==> flow/design.v <==
`timescale 1ns / 1ps
module ULTRA_RAM #(
    parameter WIDTH = 72,                       
    parameter DEPTH = 1,  
	parameter DEPTH_BITS = 1  
)(
    input logic clk,
    input logic write_en,
    input logic [DEPTH_BITS-1:0] write_address,
    input logic [WIDTH-1:0] write_data_in,
    input logic read_en,
    input logic [DEPTH_BITS-1:0] read_address,
    output logic [WIDTH-1:0] read_data_out
);
    (* ram_style = "ultra" *) logic [WIDTH-1:0] RAM [0:DEPTH-1];
    always_ff @(posedge clk) begin
        if (write_en)
            RAM[write_address] <= write_data_in;
    end
    always_ff @(posedge clk) begin
        if (read_en)
            read_data_out <= RAM[read_address];
    end
endmodule
Reports on ULTRA_RAM
What the tools print for ULTRA_RAM, step after step.
Lines are those of the file above, counted from 1.
Library cell names are shortened.
A cell with n/a has no value.
- design top: ULTRA_RAM
- clock port: clk
- standard-cell library: sky130hd
- library corner: tt_025C_1v80

After elaboration
Source: Yosys, flattened and elaborated, memories not mapped. Widths are those after wreduce; folded enables and synchronous resets count as part of the registers. Registers that Yosys merges into a memory's read port (data or address) are not register bits. Print and check cells do not count. Equal cells are merged and count once.
Memory sizes are those after Yosys's memory passes, which may raise the word count (mostly to a power of two), join words into wider ones and drop unused or constant bits.
- flip-flop bits (word level): 0
- memory bits (writable): 72
- noted clocked read ports x word width: 72
- memories: 1
- output and inout port bits: 72
- cells after elaboration at 3
- memory list (name ; words ; width ; read ports ; write ports ; line ; source):
    RAM ; 1 ; 72 ; 1 ; 1 ; 15 ; (* ram_style = "ultra" *) logic [WIDTH-1:0] RAM [0:DEPTH-1];
- muxes and demuxes: 2
- operators with widths (operator ; count):
    2-to-1 mux 72 bit ; 1
    2-to-1 mux 1 bit ; 1

Longest topological paths
Yosys ltp: most cells in a row. Word level: on the elaborated netlist, between registers, memories and ports. Mapped: between sequential cells and ports; inverters and the memories' decode and read muxes count.
- noted depth after elaboration: 1
- ABC_AREA at 0
- noted gate-level depth with buffers: 0
- gate-level depth less buffers at 0

Mapped cells and area
Yosys stat after the flow's synthesis: flattened, memories mapped to cells. It holds for the ABC_AREA given above (unset counts as 0); a run with the other value may have another netlist.
Totals and module areas in this step are rounded.
- cell types (cell ; count ; area in all (um^2)):
    edfxtp_1 ; 144 ; 4.32E+03
- cell count at 144
- synthesis area: 4320 um^2
- area of sequential cells: 4320 um^2
- flip-flops: 144

Timing after synthesis
OpenSTA on the mapped netlist: ideal clock, no wires. The path of least setup slack (recovery checks aside). Input and output delay are each 20% of the period. Register names are those of the netlist, which keeps one name where synthesis merged equal registers.
- path type: reg-to-reg
- start: memory RAM[0][0]
- end: register read_data_out[0]
- clock period: 0.972 ns
- noted library setup time: 0.266 ns
- time at the first pin at 0.000 ns
- arrival time at 0.323 ns
- data required time: 0.706 ns
- slack at 0.383 ns
- noted delay of the path: 0.589 ns
- stages at 1
- noted synthesis period reached: 0.589 ns
"delay of the path" = arrival - input delay + setup time.
"stages" counts driving pins, that of a launching flip-flop among them; a cell with two outputs on the path counts twice.
"synthesis period reached" = period - worst setup slack (recovery checks aside). The figure is calculated, with input and output delays left at 20% of the set period.
- cell sequence: edfxtp_1
- RTL lines, path post-synthesis (element ; line ; source):
    from (decl) ; 15 ; (* ram_style = "ultra" *) logic [WIDTH-1:0] RAM [0:DEPTH-1];
    to (decl) ; 13 ; output logic [WIDTH-1:0] read_data_out
No chain of elaborated cells between the ends is given.

Stored flow runs of ULTRA_RAM (2 of them; Yosys, OpenROAD, sky130hd). They differ in their settings and are not a sequence. Constraints: input delay and output delay 20% of the set period each, output load 0.01 pF.

Flow run 1
Settings were period_ns = 0.919; CORE_UTILIZATION = 63; PLACE_DENSITY_LB_ADDON = 0.16; HOLD_SLACK_MARGIN = -0.1; CORE_MARGIN = 7; CELL_PAD_IN_SITES_DETAIL_PLACEMENT = 1; ABC_AREA = 0; CTS_CLUSTER_SIZE = 15; CAP_MARGIN = 10; MIN_ROUTING_LAYER = met2; MAX_ROUTING_LAYER = met5; SLEW_MARGIN = 20
- unfinished; error DPL-0033 in placement

Flow run 2
Settings were period_ns = 0.486; CORE_UTILIZATION = 60; SETUP_SLACK_MARGIN = -0.01; PLACE_DENSITY_LB_ADDON = 0.21; CORE_MARGIN = 8; GPL_TIMING_DRIVEN = 0; GPL_ROUTABILITY_DRIVEN = 1; CTS_CLUSTER_DIAMETER = 160; CAP_MARGIN = 20; SLEW_MARGIN = 20
- unfinished; error DPL-0033 in routing
